==> flow/design.v <==
module v_machine(act, clk, reset, next, cd);
input [2:0] act;  
input clk, reset;
output reg [2:0] next;  
reg [2:0] state;
reg [2:0] next_state; 
output reg [4:0] cd;  
parameter [2:0] s0=3'b000;
parameter [2:0] s1=3'b001;
parameter [2:0] s2=3'b010;
parameter [2:0] s3=3'b011;
parameter [2:0] s4=3'b100;
parameter [2:0] s5=3'b101;
parameter [2:0] s6=3'b110;
parameter [2:0] s7=3'b111;
always@(reset)
	begin
		if(reset)
			state = s0;
		else
			state = next_state;
	end
always@(posedge clk)
	begin
	case(state)
	s0:
	begin
		if(act == 3'b000)
		begin
			next_state = s0;
			cd <= 00000;
			next <= next_state;
		end
		else if(act == 3'b001)
		begin
			next_state = s1;
			cd <= 00000;
			next <= next_state;
		end
		else if(act == 3'b010)
		begin
			next_state = s2;
			cd <= 00000;
			next <= next_state;
		end
		else if(act == 3'b011)
		begin
			next_state = s0;
			cd <= 00000;
			next <= next_state;
		end
		else if(act == 3'b100)
		begin
			next_state = s0;
			cd <= 00000;
			next <= next_state;
		end
		else if(act == 3'b101)
		begin
			next_state = s0;
			cd <= 00000;
			next <= next_state;
		end
		else if(act == 3'b110)
		begin
			next_state = s0;
			cd <= 00000;
			next <= next_state;
		end
		else if(act == 3'b111)
		begin
			next_state = s0;
			cd <= 00000;
			next <= next_state;
		end
	end
	s1:
	begin
		if(act == 3'b000)
		begin
			next_state = s1;
			cd <= 00000;
			next <= next_state;
		end
		else if(act == 3'b001)
		begin
			next_state = s2;
			cd <= 00000;
			next <= next_state;
		end
		else if(act == 3'b010)
		begin
			next_state = s3;
			cd <= 00000;
			next <= next_state;
		end
		else if(act == 3'b011)
		begin
			next_state = s0;
			cd <= 00100;
			next <= next_state;
		end
		else if(act == 3'b100)
		begin
			next_state = s1;
			cd <= 00000;
			next <= next_state;
		end
		else if(act == 3'b101)
		begin
			next_state = s1;
			cd <= 00000;
			next <= next_state;
		end
		else if(act == 3'b110)
		begin
			next_state = s1;
			cd <= 00000;
			next <= next_state;
		end
		else if(act == 3'b111)
		begin
			next_state = s1;
			cd <= 00000;
			next <= next_state;
		end
	end
	s2:
	begin
		if(act == 3'b000)
		begin
			next_state = s2;
			cd <= 00000;
			next <= next_state;
		end
		else if(act == 3'b001)
		begin
			next_state = s3;
			cd <= 00000;
			next <= next_state;
		end
		else if(act == 3'b010)
		begin
			next_state = s4;
			cd <= 00000;
			next <= next_state;
		end
		else if(act == 3'b011)
		begin
			next_state = s0;
			cd <= 01000;
			next <= next_state;
		end
		else if(act == 3'b100)
		begin
			next_state = s2;
			cd <= 00000;
			next <= next_state;
		end
		else if(act == 3'b101)
		begin
			next_state = s0;
			cd <= 00001;
			next <= next_state;
		end
		else if(act == 3'b110)
		begin
			next_state = s2;
			cd <= 00000;
			next <= next_state;
		end
		else if(act == 3'b111)
		begin
			next_state = s2;
			cd <= 00000;
			next <= next_state;
		end
	end
	s3:
	begin
		if(act == 3'b000)
		begin
			next_state = s3;
			cd <= 00000;
			next <= next_state;
		end
		else if(act == 3'b001)
		begin
			next_state = s4;
			cd <= 00000;
			next <= next_state;
		end
		else if(act == 3'b010)
		begin
			next_state = s5;
			cd <= 00000;
			next <= next_state;
		end
		else if(act == 3'b011)
		begin
			next_state = s0;
			cd <= 01100;
			next <= next_state;
		end
		else if(act == 3'b100)
		begin
			next_state = s3;
			cd <= 00000;
			next <= next_state;
		end
		else if(act == 3'b101)
		begin
			next_state = s1;
			cd <= 00001;
			next <= next_state;
		end
		else if(act == 3'b110)
		begin
			next_state = s0;
			cd <= 00010;
			next <= next_state;
		end
		else if(act == 3'b111)
		begin
			next_state = s3;
			cd <= 00000;
			next <= next_state;
		end
	end
	s4:
	begin
		if(act == 3'b000)
		begin
			next_state = s4;
			cd <= 00000;
			next <= next_state;
		end
		else if(act == 3'b001)
		begin
			next_state = s5;
			cd <= 00000;
			next <= next_state;
		end
		else if(act == 3'b010)
		begin
			next_state = s6;
			cd <= 00000;
			next <= next_state;
		end
		else if(act == 3'b011)
		begin
			next_state = s0;
			cd <= 10000;
			next <= next_state;
		end
		else if(act == 3'b100)
		begin
			next_state = s4;
			cd <= 00000;
			next <= next_state;
		end
		else if(act == 3'b101)
		begin
			next_state = s2;
			cd <= 00001;
			next <= next_state;
		end
		else if(act == 3'b110)
		begin
			next_state = s1;
			cd <= 00010;
			next <= next_state;
		end
		else if(act == 3'b111)
		begin
			next_state = s0;
			cd <= 00011;
			next <= next_state;
		end
	end
	s5:
	begin
		if(act == 3'b000)
		begin
			next_state = s5;
			cd <= 00000;
			next <= next_state;
		end
		else if(act == 3'b001)
		begin
			next_state = s6;
			cd <= 00000;
			next <= next_state;
		end
		else if(act == 3'b010)
		begin
			next_state = s7;
			cd <= 00000;
			next <= next_state;
		end
		else if(act == 3'b011)
		begin
			next_state = s0;
			cd <= 10100;
			next <= next_state;
		end
		else if(act == 3'b100)
		begin
			next_state = s5;
			cd <= 00000;
			next <= next_state;
		end
		else if(act == 3'b101)
		begin
			next_state = s3;
			cd <= 00001;
			next <= next_state;
		end
		else if(act == 3'b110)
		begin
			next_state = s2;
			cd <= 00010;
			next <= next_state;
		end
		else if(act == 3'b111)
		begin
			next_state = s1;
			cd <= 00011;
			next <= next_state;
		end
	end
	s6:
	begin
		if(act == 3'b000)
		begin
			next_state = s6;
			cd <= 00000;
			next <= next_state;
		end
		else if(act == 3'b001)
		begin
			next_state = s7;
			cd <= 00000;
			next <= next_state;
		end
		else if(act == 3'b010)
		begin
			next_state = s7;
			cd <= 00100;
			next <= next_state;
		end
		else if(act == 3'b011)
		begin
			next_state = s0;
			cd <= 11000;
			next <= next_state;
		end
		else if(act == 3'b100)
		begin
			next_state = s6;
			cd <= 00000;
			next <= next_state;
		end
		else if(act == 3'b101)
		begin
			next_state = s4;
			cd <= 00001;
			next <= next_state;
		end
		else if(act == 3'b110)
		begin
			next_state = s3;
			cd <= 00010;
			next <= next_state;
		end
		else if(act == 3'b111)
		begin
			next_state = s2;
			cd <= 00011;
			next <= next_state;
		end
	end
	s7:
	begin
		if(act == 3'b000)
		begin
			next_state = s7;
			cd <= 00000;
			next <= next_state;
		end
		else if(act == 3'b001)
		begin
			next_state = s7;
			cd <= 00100;
			next <= next_state;
		end
		else if(act == 3'b010)
		begin
			next_state = s7;
			cd <= 01000;
			next <= next_state;
		end
		else if(act == 3'b011)
		begin
			next_state = s0;
			cd <= 11100;
			next <= next_state;
		end
		else if(act == 3'b100)
		begin
			next_state = s7;
			cd <= 00000;
			next <= next_state;
		end
		else if(act == 3'b101)
		begin
			next_state = s5;
			cd <= 00001;
			next <= next_state;
		end
		else if(act == 3'b110)
		begin
			next_state = s4;
			cd <= 00010;
			next <= next_state;
		end
		else if(act == 3'b111)
		begin
			next_state = s3;
			cd <= 00011;
			next <= next_state;
		end
	end
	default : next_state = s0;
	endcase  
end  
endmodule
==> Step by step through the tools: v_machine <==
What the tools print for v_machine, step after step.
Line numbers count from 1 in the design file above.
Cell names lack the library's common part.
{ "inputs": {"top_module": "v_machine", "clock": "clk", "library": "sky130hd", "lib_corner": "tt_025C_1v80"} }

==> After elaboration <==
Yosys after proc, flatten, opt, wreduce and memory -nomap, before mapping. Memory bits, and registers merged into a memory's read port (data or address), are not among the register bits. Print and check cells are not counted. Equal cells are merged and count once.
{ "bits": {"register_bits": 11, "output_inout_bits": 8, "wordCells": 189} }
{ "classes": {"equal": 14, "mux": 169, "reduce_and_logical": 3} }
{ "ops": {"columns": ["operator", "n"], "rows": [
  ["3-bit two-way mux", 121],
  ["5-bit two-way mux", 45],
  ["3-bit case mux with 8-bit select", 2],
  ["5-bit case mux with 8-bit select", 1],
  ["3-bit == test with constant B", 8],
  ["3-bit by 2-bit == test with 1-bit output with constant B", 4],
  ["8-bit nonzero test", 1],
  ["3-bit by 1-bit == test with 1-bit output with constant B", 2],
  ["3-bit zero test", 2]
]} }

==> Depth <==
Longest topological path by Yosys (ltp), each cell counted once; first at word level (registers and memories cut), then after technology mapping (sequential cells cut; the memories' decode and read muxes count).
{ "logic_depth": {"word_depth": 10, "ABC_AREA": 0, "ltp_mapped": 6, "depth_no_buf": 4} }

==> Synthesis result <==
Yosys stat after the flow's synthesis: flattened, memories mapped to cells. It holds for the ABC_AREA given above (unset counts as 0); a run with the other value may have another netlist.
The area totals of this step are shown rounded.
{ "by_type": {"columns": ["cell", "n"], "rows": [
  ["edfxtp_1", 8],
  ["dfxtp_1", 3],
  ["nand2_1", 9],
  ["a21oi_1", 6],
  ["o211ai_1", 4],
  ["buf_2", 5],
  ["nor2b_1", 4],
  ["buf_6", 2],
  ["nor3_1", 4],
  ["o21ai_0", 4],
  ["nor4_1", 3],
  ["o22ai_1", 3],
  ["a211o_1", 2],
  ["and4_1", 2],
  ["o221ai_1", 2],
  ["a22oi_1", 2],
  ["buf_4", 2],
  ["inv_1", 4]
]} }
Not listed: further types 18, cells in them 22.
{ "mapped": {"cell_count": 91, "yosys_area_um2": 790, "ffs": 11, "buffers": 9} }

==> Path before layout <==
Source: OpenSTA report_checks on the synthesized netlist (no wires, ideal clock, input and output delay 20% of the period each), path of least setup slack; recovery checks are left aside. Register names are those of the netlist, which keeps one name where synthesis merged equal registers.
{ "synth_timing": {"path_kind": "input to register", "start": "in act[2]", "end": "reg next[1]", "period_ns": 2.77, "input_delay_ns": 0.554, "setup_time_ns": 0.259, "t_first_pin_ns": 0.554, "t_arrival_ns": 1.434, "required_ns": 2.511, "slack_ns": 1.077, "path_delay_ns": 1.139, "path_stages": 5, "n_path_buf": 1, "period_less_setup_slack_ns": 1.693} }
"path_delay_ns" = arrival - input delay + setup time.
"path_stages": output pins that drive a net of the path, with the launching flip-flop's if there is one; two outputs of one cell count as two.
"period_less_setup_slack_ns" = period - worst setup slack (recovery checks aside). The figure is calculated, with input and output delays left at 20% of the set period.
Between the ends stands the longest chain of elaborated cells between them, by number of cells; it is not shown to be the way that was timed. Of several equally long chains one is given.
A line is the first line of the expression or statement that the cell stems from. Yosys adds cells for indexed reads and writes and turns some case tables into memories.
A register here has more assigning lines than the two given.
{ "synth_between": {"path_cell_list": "buf_6 or3_1 a22oi_1 a311oi_1 a211o_1", "elab_chain_len": 10, "cone_cells": 69, "cone_classes": "eq/ne (7); mux (61); reduce/logical (1)"} }
{ "synth_lines": {"columns": ["item", "line_no", "rtl"], "rows": [
  ["start: declaration", 2, "input [2:0] act;"],
  ["3-bit == test", 427, "else if(act == 3'b111)"],
  ["3-bit two-way mux", 427, null],
  ["3-bit two-way mux", 421, "else if(act == 3'b110)"],
  ["3-bit two-way mux", 415, "else if(act == 3'b101)"],
  ["3-bit two-way mux", 409, "else if(act == 3'b100)"],
  ["3-bit two-way mux", 403, "else if(act == 3'b011)"],
  ["3-bit two-way mux", 397, "else if(act == 3'b010)"],
  ["3-bit two-way mux", 391, "else if(act == 3'b001)"],
  ["3-bit two-way mux", 385, "if(act == 3'b000)"],
  ["3-bit case mux with 8-bit select", 25, "case(state)"],
  ["end: assignment", 32, "next <= next_state;"],
  ["end: assignment", 38, "next <= next_state;"],
  ["end: declaration", 4, "output reg [2:0] next;"]
]} }

==> Path in the finished layout <==
From the final timing report of job 1: the path of least setup slack in the routed layout; clock arrival at registers is part of the times.
{ "layout_timing": {"path_kind": "register to register", "start": "reg next_state[0]", "end": "reg next[1]", "period_ns": 1.12, "setup_time_ns": 0.24, "t_first_pin_ns": 0.27, "t_arrival_ns": 1.45, "required_ns": 1.15, "slack_ns": -0.30, "path_stages": 5, "n_path_buf": 0} }
Between the ends stands the longest chain of elaborated cells between them, by number of cells; it is not shown to be the way that was timed. Of several equally long chains one is given.
A register here has more assigning lines than the two given.
Ways into the end's enable are left out, as the timed path ends at the data pin.
{ "layout_between": {"path_cell_list": "dfxtp_4 and4bb_1 a21oi_2 a311oi_2 a211o_1", "elab_chain_len": 3, "cone_cells": 10, "cone_classes": "eq/ne (7); mux (2); reduce/logical (1)"} }
{ "layout_lines": {"columns": ["item", "line_no", "rtl"], "rows": [
  ["start: declaration", 6, "reg [2:0] next_state;"],
  ["start: assignment", 30, "next_state = s0;"],
  ["start: assignment", 36, "next_state = s1;"],
  ["3-bit two-way mux", 18, "if(reset)"],
  ["3-bit == test", 25, "case(state)"],
  ["3-bit case mux with 8-bit select", 25, null],
  ["end: assignment", 32, "next <= next_state;"],
  ["end: assignment", 38, "next <= next_state;"],
  ["end: declaration", 4, "output reg [2:0] next;"]
]} }

FLOW RESULTS
============

Top module v_machine; platform sky130hd; tools Yosys and OpenROAD; 2 stored runs in no particular order. Input and output delays are each 20% of the period that was set; the output load is 0.01 pF.
"achievedPeriod_ns" is the run's clock period less its worst setup slack. It is reckoned from that one timing run; input and output delays stay at 20% of the period that was set.
"worst_path_ns" means the part of the period allowed to the worst setup path (the constraints hold back 20% at inputs and 20% at outputs) less its slack; where the path has registers, the arrival times of their clocks count too.
"power.total_w": no workload was simulated; the value follows from the tool's default switching activity.
Measured values are rounded.
[
  {
    "run": "job 1",
    "settings": { "period_ns": 1.12, "CORE_UTILIZATION": 52, "SETUP_SLACK_MARGIN": 0.0, "PLACE_DENSITY_LB_ADDON": 0.11, "CORE_MARGIN": 8, "ABC_AREA": 0, "CAP_MARGIN": 5, "SLEW_MARGIN": 30, "MIN_ROUTING_LAYER": "met1" },
    "results": { "util_pct": 82, "worst_path_ns": 1.42, "worstPathKind": "register to register", "die_footprint_um2": 3000, "setup_ws_ns": -0.30, "final_cell_area_um2": 1200, "power.total_w": 0.0011, "post_synth_area_um2": 790, "achievedPeriod_ns": 1.424, "worst_hold_slack_ns": 0.48, "setup_tns_ns": -1.9 }
  },
  {
    "run": "job 2",
    "settings": { "period_ns": 2.26, "CAP_MARGIN": 20, "CORE_MARGIN": 2, "CORE_UTILIZATION": 40, "SLEW_MARGIN": 20 },
    "results": { "util_pct": 52, "worst_path_ns": 1.45, "worstPathKind": "input to register", "die_footprint_um2": 2400, "setup_ws_ns": 0.36, "final_cell_area_um2": 1000, "power.total_w": 0.00049, "post_synth_area_um2": 790, "achievedPeriod_ns": 1.898, "worst_hold_slack_ns": 0.79, "setup_tns_ns": 0.000 }
  }
]
